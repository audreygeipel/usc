==> flow/design.v <==
`timescale 1 ns / 100 ps
module largest_num_divisible_by_7 (Max, Start, Ack, Clk, Reset, 
  Qi, Ql, Qdiv, Qdf, Qdnf);
input Start, Ack, Clk, Reset;
output [7:0] Max;
output Qi, Ql, Qdiv, Qdf, Qdnf;
reg [7:0] M [0:15]; 
reg [7:0] X;
reg [4:0] state;
reg [7:0] Max;
reg [3:0] I;
localparam 
INI = 	5'b00001,  
  LD_X = 	5'b00010,  
  DIV = 	5'b00100,  
    D_F = 	5'b01000,  
    D_NF = 	5'b10000 ; 
  assign {Qdnf, Qdf, Qdiv, Ql, Qi} = state;
  always @(posedge Clk, posedge Reset) 
  begin  : CU_n_DU
    if (Reset)
    begin
      state <= INI;
      I <= 4'bXXXX;
      Max <= 8'bXXXXXXXX;
      X <= 8'bXXXXXXXX;	    
    end
    else
    begin
      (* full_case, parallel_case *)
      case (state)
        INI	: 
        begin
          if (Start)
            state <= LD_X;
          Max <= 0;
          I <= 0;
        end
        LD_X	:   
        begin
          if (M[I] <= Max) 
            state <= DIV;
          else
          begin 
            if (I != 15)
              state <= LD_X;
            else
            begin
              if (Max == 0)
                state <= D_NF;
              else
                state <= D_F;
          end
        end
        X <= M[I];
        if (M[I] <= Max)
          I <= I + 1;
      end
      DIV :   
      begin
        if (X > 7)
          state <= DIV;
        else
        begin
          if (I != 15)
            state <= LD_X;
          else 
          begin
            if (X == 7)
              state <= D_NF;
            else
              state <= D_F;
          end
        end 
        X <= X - 7;
        if (X == 7)
          Max <= M[I];
        if (X <= 7)
          I = I + 1;
      end
      D_F	:
      begin  
      if (Ack)
        state <= INI;
    end    
    D_NF	:
    begin  
    if (Ack)
      state <= INI;
  end    
endcase
    end 
  end 
  endmodule  
### Tool chain data of largest_num_divisible_by_7

Tool output for the design above, in the order of the flow.
Lines are those of the file above, counted from 1.
Operators: Yosys type, input widths -> output width; for muxes data width and select width s.
The mark n/a stands for no value.

| set-up | value |
|---|---|
| top module | largest_num_divisible_by_7 |
| clock input | Clk |
| library | sky130hd |
| corner | tt_025C_1v80 |

### Word level

Yosys after proc, flatten, opt, wreduce and memory -nomap, before mapping. Memory bits, and registers merged into a memory's read port (data or address), are not among the register bits. Print and check cells are not counted. Equal cells are merged and count once.

| word-level totals | value |
|---|---|
| bits in registers | 25 |
| elaborated cells | 45 |

| cells by class | value |
|---|---|
| magnitude comparators | 3 |
| mux-type cells | 15 |
| eq/ne operators | 12 |
| bitwise operators | 1 |
| add/sub/neg operators | 2 |
| reduce/logical cells | 8 |

Operator list:

| cell | count |
|---|---|
| $mux 5 | 8 |
| $pmux 8 s2 | 2 |
| $pmux 5 s4 | 1 |
| $pmux 4 s3 | 1 |
| $ne 2x2->1 const B | 4 |
| $sub 8x3->8 const B | 1 |
| $gt 8x3->1 const B | 1 |
| $le 8x3->1 const B | 1 |
| $eq 8x3->1 const B | 1 |
| $le 8x8->1 const A | 1 |
| $logic_not 8->1 | 1 |
| $mux 8 | 1 |
| $mux 4 | 2 |
| $reduce_and 3->1 | 2 |
| $eq 5x1->1 const B | 1 |
| $eq 5x2->1 const B | 1 |
| $eq 5x3->1 const B | 1 |
| $eq 5x4->1 const B | 1 |
| $eq 5x5->1 const B | 1 |
| $reduce_bool 5->1 | 1 |
| $reduce_bool 2->1 | 2 |
| $add 4x1->4 const B | 1 |
| $ne 4x4->1 const B | 1 |
| $ne 2x1->1 const B | 1 |
| $reduce_and 2->1 | 1 |
| $reduce_or 2->1 | 1 |
| $not 1->1 | 1 |

### Longest topological paths

Longest topological path by Yosys (ltp), each cell counted once; first at word level (registers and memories cut), then after technology mapping (sequential cells cut; the memories' decode and read muxes count).

| logic depth | value |
|---|---|
| word-level depth | 5 |
| ABC_AREA | 0 |
| depth in mapped cells | 5 |
| depth with buffers taken out | 4 |

### Synthesis result

Yosys stat after the flow's synthesis: flattened, memories mapped to cells. It holds for the ABC_AREA given above (unset counts as 0); a run with the other value may have another netlist.
Totals and module areas in this step are rounded.

| synthesis totals | value |
|---|---|
| synthesis area | 1020 um^2 |
| cells in the netlist | 100 |
| flip-flop cells | 17 |

Cells by type:

| cell type | count |
|---|---|
| sky130_fd_sc_hd__dfrtp_1 | 16 |
| sky130_fd_sc_hd__xnor2_1 | 8 |
| sky130_fd_sc_hd__buf_4 | 8 |
| sky130_fd_sc_hd__dfstp_2 | 1 |
| sky130_fd_sc_hd__nor4b_1 | 3 |
| sky130_fd_sc_hd__a21oi_1 | 5 |
| sky130_fd_sc_hd__ha_1 | 2 |
| sky130_fd_sc_hd__o31ai_1 | 3 |
| sky130_fd_sc_hd__or4_1 | 3 |
| sky130_fd_sc_hd__o311a_4 | 1 |
| sky130_fd_sc_hd__a32o_1 | 2 |
| sky130_fd_sc_hd__buf_2 | 4 |
| sky130_fd_sc_hd__nor2_1 | 5 |
| sky130_fd_sc_hd__a31o_2 | 2 |
| sky130_fd_sc_hd__xor2_1 | 2 |
| sky130_fd_sc_hd__nand2_1 | 4 |
| sky130_fd_sc_hd__nand3_1 | 3 |
| sky130_fd_sc_hd__nand3b_1 | 2 |

Other cell types: 20; their cells: 26.

### Path before layout

Path of least setup slack by OpenSTA after synthesis, without wires, with an ideal clock, recovery checks aside; 20% of the period is set as input and as output delay. Where synthesis merged equal registers, the netlist keeps one of their names.

| timing post-synthesis | value |
|---|---|
| path kind | register -> register |
| start | register X[5] |
| end | register I[1] |
| delay of the path | 1860 ps |
| setup slack | 1180 ps |
| launch time at the first pin | 0 ps |
| arrival time | 1738 ps |
| driving pins on the path | 5 |
| setup time | 122 ps |
| period | 3040 ps |
| synthesis period reached | 1860 ps |

"delay of the path" = arrival - input delay + setup time.
"driving pins on the path" counts driving pins, that of a launching flip-flop among them; a cell with two outputs on the path counts twice.
"synthesis period reached" = period - worst setup slack (recovery checks aside). The figure is calculated, with input and output delays left at 20% of the set period.
Between the ends stands the longest chain of elaborated cells between them, by number of cells; it is not shown to be the way that was timed. Of several equally long chains one is given.
A line is the first line of the expression or statement that the cell stems from. Yosys adds cells for indexed reads and writes and turns some case tables into memories.
At most two assigning lines are given for a register; there are more.

| between the ends, post-synthesis | value |
|---|---|
| cells stage by stage | sky130_fd_sc_hd__dfrtp_1 sky130_fd_sc_hd__or3_4 sky130_fd_sc_hd__o311a_4 sky130_fd_sc_hd__or3_1 sky130_fd_sc_hd__a32o_1 |
| length of the longest elaborated chain | 3 |
| elaborated cells between the ends (all ways) | 5 |
| RTL lines with such cells | 2 |

RTL lines, path post-synthesis:

| element | RTL line | source |
|---|---|---|
| from (decl) | 8 | `reg [7:0] X;` |
| from (assign) | 55 | `X <= M[I];` |
| from (assign) | 75 | `X <= X - 7;` |
| $le 8x3->1 | 78 | `if (X <= 7)` |
| $mux 4 | 78 |  |
| $pmux 4 s3 | 31 | `case (state)` |
| to (assign) | 57 | `I <= I + 1;` |
| to (assign) | 79 | `I = I + 1;` |
| to (decl) | 11 | `reg [3:0] I;` |

### Worst path after layout

From the final timing report of flow run A: the path of least setup slack in the routed layout; clock arrival at registers is part of the times.
The report prints the path's times to 10 ps; the period is as set.

| timing post-layout | value |
|---|---|
| path kind | register -> register |
| start | register state[2] |
| end | register state[3] |
| arrival time | 2290 ps |
| driving pins on the path | 5 |
| period | 2570 ps |
| setup slack | 460 ps |
| setup time | 110 ps |
| launch time at the first pin | 300 ps |

Between the ends stands the longest chain of elaborated cells between them, by number of cells; it is not shown to be the way that was timed. Of several equally long chains one is given.
At most two assigning lines are given for a register; there are more.

| between the ends, post-layout | value |
|---|---|
| cells stage by stage | sky130_fd_sc_hd__dfrtp_1 sky130_fd_sc_hd__or4b_2 sky130_fd_sc_hd__a21oi_1 sky130_fd_sc_hd__o31ai_1 sky130_fd_sc_hd__a32o_1 |
| length of the longest elaborated chain | 4 |
| elaborated cells between the ends (all ways) | 11 |
| RTL lines with such cells | 1 |

RTL lines, path post-layout:

| element | RTL line | source |
|---|---|---|
| from (decl) | 9 | `reg [4:0] state;` |
| from (assign) | 23 | `state <= INI;` |
| from (assign) | 35 | `state <= LD_X;` |
| $eq 5x5->1 | 31 | `case (state)` |
| $reduce_or 2->1 | n/a |  |
| $ne 2x1->1 | n/a |  |
| $reduce_and 3->1 | n/a |  |
| to (assign) | 23 |  |
| to (assign) | 35 |  |
| to (decl) | 9 |  |

Subject: flow runs of largest_num_divisible_by_7

Hi,

Measured data: module largest_num_divisible_by_7, platform sky130hd, 2 stored runs of the flow under differing settings, order arbitrary. Input and output delays are each 20% of the period that was set; the output load is 0.01 pF.
"period reached": clock period set for the run, less the worst setup slack. It is reckoned from that one timing run; input and output delays stay at 20% of the period that was set.
"time of the worst setup path" = time allowed to the worst setup path (clock period - input delay - output delay, where it has them) - its slack; a late launch clock adds to it, a late capture clock takes from it.
"power consumption" rests on the timing tool's default activity at the inputs, not on a simulated workload.
"time of the worst setup path" is known to 10 ps.
The measured numbers are rounded.

## Flow run A

==> flow/run.sh <==
#!/bin/bash
# the make line also repeats the synthesis and layout settings of config.mk as NAME=value (left out here)
make -C /OpenROAD-flow-scripts/flow DESIGN_CONFIG=/design/flow/config.mk WORK_HOME=/design/flow/orfs CLKGATE_MAP_FILE= finish
==> flow/config.mk <==
export PLATFORM = sky130hd
export DESIGN_NAME = largest_num_divisible_by_7
export DESIGN_NICKNAME = largest_num_divisible_by_7
export VERILOG_FILES = /design/flow/design.v
export SDC_FILE = /design/flow/constraint.sdc
export NUM_CORES = 4
export LEC_CHECK = 0
export CAP_MARGIN = 20
export CELL_PAD_IN_SITES_DETAIL_PLACEMENT = 2
export CELL_PAD_IN_SITES_GLOBAL_PLACEMENT = 0
export CORE_MARGIN = 2
export CORE_UTILIZATION = 46
export CTS_CLUSTER_SIZE = 85
export GPL_ROUTABILITY_DRIVEN = 1
export GPL_TIMING_DRIVEN = 1
export MIN_ROUTING_LAYER = met2
export PLACE_DENSITY_LB_ADDON = 0.16
export SLEW_MARGIN = 20
==> flow/constraint.sdc <==
create_clock -name core_clock -period 2.57 [get_ports {Clk}]
set_input_delay 0.5140 -clock core_clock [delete_from_list [all_inputs] [get_ports {Clk}]]
set_output_delay 0.5140 -clock core_clock [all_outputs]
set_load 0.01 [all_outputs]

| result of flow run A | value |
|---|---|
| setup slack of the critical path | 465 ps |
| worst hold slack | 507 ps |
| time of the worst setup path | 2110 ps |
| critical path type | register -> register |
| utilization in the final report | 0.515 |
| power consumption | 1010 µW |
| synthesis area | 1020 um^2 |
| setup total negative slack | 0 ps |
| total die area | 2620 um^2 |
| standard-cell area after routing | 1110 um^2 |
| period reached | 2105 ps |

## Flow run B

==> flow/run.sh <==
#!/bin/bash
# the make line also repeats the synthesis and layout settings of config.mk as NAME=value (left out here)
make -C /OpenROAD-flow-scripts/flow DESIGN_CONFIG=/design/flow/config.mk WORK_HOME=/design/flow/orfs CLKGATE_MAP_FILE= finish
==> flow/config.mk <==
export PLATFORM = sky130hd
export DESIGN_NAME = largest_num_divisible_by_7
export DESIGN_NICKNAME = largest_num_divisible_by_7
export VERILOG_FILES = /design/flow/design.v
export SDC_FILE = /design/flow/constraint.sdc
export NUM_CORES = 4
export LEC_CHECK = 0
export ABC_AREA = 1
export CAP_MARGIN = 20
export CELL_PAD_IN_SITES_GLOBAL_PLACEMENT = 3
export CORE_MARGIN = 2
export CORE_UTILIZATION = 55
export CTS_CLUSTER_DIAMETER = 242
export MIN_ROUTING_LAYER = met2
export PLACE_DENSITY = 0.44
export SETUP_SLACK_MARGIN = 0.2
export SLEW_MARGIN = 0
==> flow/constraint.sdc <==
create_clock -name core_clock -period 1.53 [get_ports {Clk}]
set_input_delay 0.3060 -clock core_clock [delete_from_list [all_inputs] [get_ports {Clk}]]
set_output_delay 0.3060 -clock core_clock [all_outputs]
set_load 0.01 [all_outputs]

Flow run B: did not finish, placement stopped with GPL-0301

Regards
