==> flow/design.v <==
`timescale 1 ns / 100 ps
module make_A_close_to_B (Ain, Bin, Start, Ack, Clk, Reset, 
				Flag, Qi, Qc, Qd, A);
input [11:0] Ain, Bin;
input Start, Ack, Clk, Reset;
output Flag;   
output Qi, Qc, Qd;
output [11:0] A;
reg [11:0] A, B;
reg [2:0] state;
reg Flag;
localparam
INI	= 3'b001,
ADJ	= 3'b010,
DONE = 3'b100;
assign {Qd, Qc, Qi} = state;
always @(posedge Clk, posedge Reset) 
  begin  : CU_n_DU
    if (Reset)
       begin
          state <= INI;
	      A <= 12'bXXXXXXXXXXXX;         
	      B <= 12'bXXXXXXXXXXXX;	    
	    end
    else
       begin
         (* full_case, parallel_case *)
         case (state)
	        INI	: 
	          begin
		         if (Start)
		           state <= ADJ;
		           A <= Ain;
		           B <= Bin;
		           Flag <= 0;
	          end
	        ADJ	:   
	          begin
            if (A <= B && Flag)
              state <= DONE;
            else
              state <= ADJ;
				    if (!Flag)
              A <= A + 100;
            if (A > B)
              begin
                Flag <= 1;
                A <= A - 10;
              end
 	          end
	        DONE	:
	          begin  
		         if (Ack)
		           state <= INI;
		       end    
      endcase
    end 
  end
endmodule  
# Reports on make_A_close_to_B
# Tool output for the design above, in the order of the flow.
# Lines are those of the file above, counted from 1.
# Operators carry their Yosys type and port widths (W data, S select, Z words).
# A cell with -- has no value.
dict set report design {
  design {make_A_close_to_B}
  clk_port {Clk}
  cell_library {sky130hd}
  corner {tt_025C_1v80}
}

# Word-level counts
# Counts by Yosys on the flattened word-level netlist (proc, flatten, opt, wreduce; memories kept). Register bits leave out memories and registers merged into their read ports (data or address). Print and check cells are left out. Cells with the same type and inputs are merged into one.
dict set report classes {
  n_mux 9
  n_reduce_logical 6
  addsub 2
  eq_ne 7
  cmp 2
  bitwise 1
}
# operator count
set ops {}
lappend ops {{$pmux W12 S2} 1}
lappend ops {{$mux W12} 2}
lappend ops {{$gt A12 B12 Y1} 1}
lappend ops {{$le A12 B12 Y1} 1}
lappend ops {{$sub A12 B4 Y12 const B} 1}
lappend ops {{$add A12 B7 Y12 const B} 1}
lappend ops {{$pmux W3 S3} 1}
lappend ops {{$mux W3} 3}
lappend ops {{$ne A2 B2 Y1 const B} 3}
lappend ops {{$reduce_and A3 Y1} 2}
lappend ops {{$eq A3 B1 Y1 const B} 1}
lappend ops {{$eq A3 B2 Y1 const B} 1}
lappend ops {{$eq A3 B3 Y1 const B} 1}
lappend ops {{$ne A3 B3 Y1 const B} 1}
lappend ops {{$reduce_bool A3 Y1} 1}
lappend ops {{$reduce_and A2 Y1} 1}
lappend ops {{$reduce_bool A2 Y1} 1}
lappend ops {{$pmux W1 S2} 1}
lappend ops {{$logic_and A1 B1 Y1} 1}
lappend ops {{$not A1 Y1} 1}
lappend ops {{$mux W1} 1}
dict set report bits {
  word_cells 31
  regBits 28
  in_bits 28
}

# Logic depth
# Longest topological path by Yosys (ltp), each cell counted once; first at word level (registers and memories cut), then after technology mapping (sequential cells cut; the memories' decode and read muxes count).
dict set report logic_depth {
  depth_word 4
  abc_area 1
  ltp_mapped 16
}

# Synthesis result
# Yosys stat after the flow's synthesis: flattened, memories mapped to cells. It holds for the ABC_AREA given above (unset counts as 0); a run with the other value may have another netlist.
# cell count
set types {}
lappend types {sky130_fd_sc_hd__dfrtp_1 26}
lappend types {sky130_fd_sc_hd__nand2_1 112}
lappend types {sky130_fd_sc_hd__ha_1 15}
lappend types {sky130_fd_sc_hd__inv_1 47}
lappend types {sky130_fd_sc_hd__xor2_1 14}
lappend types {sky130_fd_sc_hd__nand3_1 24}
lappend types {sky130_fd_sc_hd__o21ai_0 14}
lappend types {sky130_fd_sc_hd__nor2_1 11}
lappend types {sky130_fd_sc_hd__nand3_4 2}
lappend types {sky130_fd_sc_hd__or2_2 5}
lappend types {sky130_fd_sc_hd__edfxtp_1 1}
lappend types {sky130_fd_sc_hd__dfstp_2 1}
lappend types {sky130_fd_sc_hd__buf_6 2}
lappend types {sky130_fd_sc_hd__nand2_4 2}
lappend types {sky130_fd_sc_hd__nand3b_1 3}
lappend types {sky130_fd_sc_hd__a21oi_1 3}
lappend types {sky130_fd_sc_hd__buf_2 2}
lappend types {sky130_fd_sc_hd__nand3_2 1}
# Other cell types: 13; their cells: 15.
dict set report synth_totals {
  sequential_area_mm2 0.0007069
  cells 300
  yosys_area_mm2 0.002107
  ffs 28
}

# Timing after synthesis
# OpenSTA on the mapped netlist: ideal clock, no wires. The path of least setup slack (recovery checks aside). Input and output delay are each 20% of the period. Register names are those of the netlist, which keeps one name where synthesis merged equal registers.
dict set report synth_timing {
  kind {input-to-reg}
  start {input Reset}
  end {register Flag}
  clock_period_ps 4390
  launch_ps 878
  setup_time_ps 294
  stages 2
  arrival_ps 1678
  setup_slack_ps 2418
  path_buffers 0
  path_delay_ps 1094
  synth_period_reached_ps 1972
}
# "path_delay_ps" = arrival - input delay + setup time.
# "stages": output pins that drive a net of the path, with the launching flip-flop's if there is one; two outputs of one cell count as two.
# "synth_period_reached_ps" = period - worst setup slack (recovery checks aside). The figure is calculated, with input and output delays left at 20% of the set period.
# Between the ends stands the longest chain of elaborated cells between them, by number of cells; it is not shown to be the way that was timed. Of several equally long chains one is given.
# A line is the first line of the expression or statement that the cell stems from. Yosys adds cells for indexed reads and writes and turns some case tables into memories.
dict set report synth_via {
  cell_sequence {sky130_fd_sc_hd__inv_1 > sky130_fd_sc_hd__and2_1}
  elab_chain_cells 2
  cone_cells 2
  classes_between {logic: 1; reduce/logical: 1}
}
# element line_no
set synth_rtl {}
lappend synth_rtl {{start, declared} 5} ;# input Start, Ack, Clk, Reset;
lappend synth_rtl {{$not A1 Y1} --}
lappend synth_rtl {{$reduce_and A3 Y1} --}
lappend synth_rtl {{end, assigned} 35} ;# Flag <= 0;
lappend synth_rtl {{end, assigned} 47} ;# Flag <= 1;
lappend synth_rtl {{end, declared} 6} ;# output Flag;

# Path in the finished layout
# From the final timing report of flow run 1: the path of least setup slack in the routed layout; clock arrival at registers is part of the times.
# The path's times are printed in steps of 10 ps; the period is the one set.
dict set report layout_timing {
  kind {reg-to-reg}
  start {register A[10]}
  end {register A[5]}
  launch_ps 360
  arrival_ps 2260
  setup_slack_ps 60
  stages 14
  clock_period_ps 2050
  path_buffers 0
  setup_time_ps 90
}
# Between the ends stands the longest chain of elaborated cells between them, by number of cells; it is not shown to be the way that was timed. Of several equally long chains one is given.
# A register here has more assigning lines than the two given.
dict set report layout_via {
  cell_sequence {sky130_fd_sc_hd__dfrtp_1 > sky130_fd_sc_hd__ha_1 > sky130_fd_sc_hd__nand2_1 > sky130_fd_sc_hd__inv_1 > sky130_fd_sc_hd__nand2_2 > sky130_fd_sc_hd__inv_2 > sky130_fd_sc_hd__nand2_2 > sky130_fd_sc_hd__nand3_4 > sky130_fd_sc_hd__nand2_8 > sky130_fd_sc_hd__nand3_4 > sky130_fd_sc_hd__nand2_8 > sky130_fd_sc_hd__inv_2 > sky130_fd_sc_hd__nand2_1 > sky130_fd_sc_hd__nand2_1}
  elab_chain_cells 3
  cone_cells 5
  classes_between {compare: 1; eq/ne: 1; mux: 2; reduce/logical: 1}
}
# element line_no
set layout_rtl {}
lappend layout_rtl {{start, declared} 8} ;# output [11:0] A;
lappend layout_rtl {{start, assigned} 33} ;# A <= Ain;
lappend layout_rtl {{start, assigned} 44} ;# A <= A + 100;
lappend layout_rtl {{$gt A12 B12 Y1} 45} ;# if (A > B)
lappend layout_rtl {{$mux W12} 45}
lappend layout_rtl {{$pmux W12 S2} 28} ;# case (state)
lappend layout_rtl {{end, assigned} 33}
lappend layout_rtl {{end, assigned} 44}
lappend layout_rtl {{end, declared} 8}

; Below are 2 stored runs of the flow (Yosys, OpenROAD; platform sky130hd) on make_A_close_to_B, each with its settings and what was measured, unordered. Constraints: input delay and output delay 20% of the set period each, output load 0.01 pF.
; "timing.achieved_period_ps" is the run's clock period less its worst setup slack. It is reckoned from that one timing run; input and output delays stay at 20% of the period that was set.
; "worst_setup_path_time_ps" means the part of the period allowed to the worst setup path (the constraints hold back 20% at inputs and 20% at outputs) less its slack; where the path has registers, the arrival times of their clocks count too.
; "total_power_uw" rests on the timing tool's default activity at the inputs, not on a simulated workload.
; "worst_setup_path_time_ps" is known to 10 ps.

[flow run 1: settings]
period_ns = 2.05
CORE_UTILIZATION = 59
TNS_END_PERCENT = 5
ABC_AREA = 1
CTS_CLUSTER_DIAMETER = 159
CAP_MARGIN = 35
SLEW_MARGIN = 25
MIN_ROUTING_LAYER = met2
CORE_MARGIN = 2
[flow run 1: results]
design.die.area_mm2 = 0.0040653
finish.utilization_pct = 84.4
yosys_chip_area_mm2 = 0.002107
setupTns_ps = 0
timing.achieved_period_ps = 1993
post_route_stdcell_area_mm2 = 0.0028615
worst_setup_path_time_ps = 1990
path_kind = reg-to-reg
total_power_uw = 1035
worst_setup_slack_ps = 57

[flow run 2: settings]
period_ns = 4.58
CORE_UTILIZATION = 64
SETUP_SLACK_MARGIN = 0.86
PLACE_DENSITY_LB_ADDON = 0.17
CELL_PAD_IN_SITES_GLOBAL_PLACEMENT = 0
CELL_PAD_IN_SITES_DETAIL_PLACEMENT = 2
TNS_END_PERCENT = 55
GPL_TIMING_DRIVEN = 0
GPL_ROUTABILITY_DRIVEN = 0
CAP_MARGIN = 15
SLEW_MARGIN = 40
MIN_ROUTING_LAYER = met1
CORE_MARGIN = 2
[flow run 2: results]
outcome = did not finish, placement stopped with DPL-0033
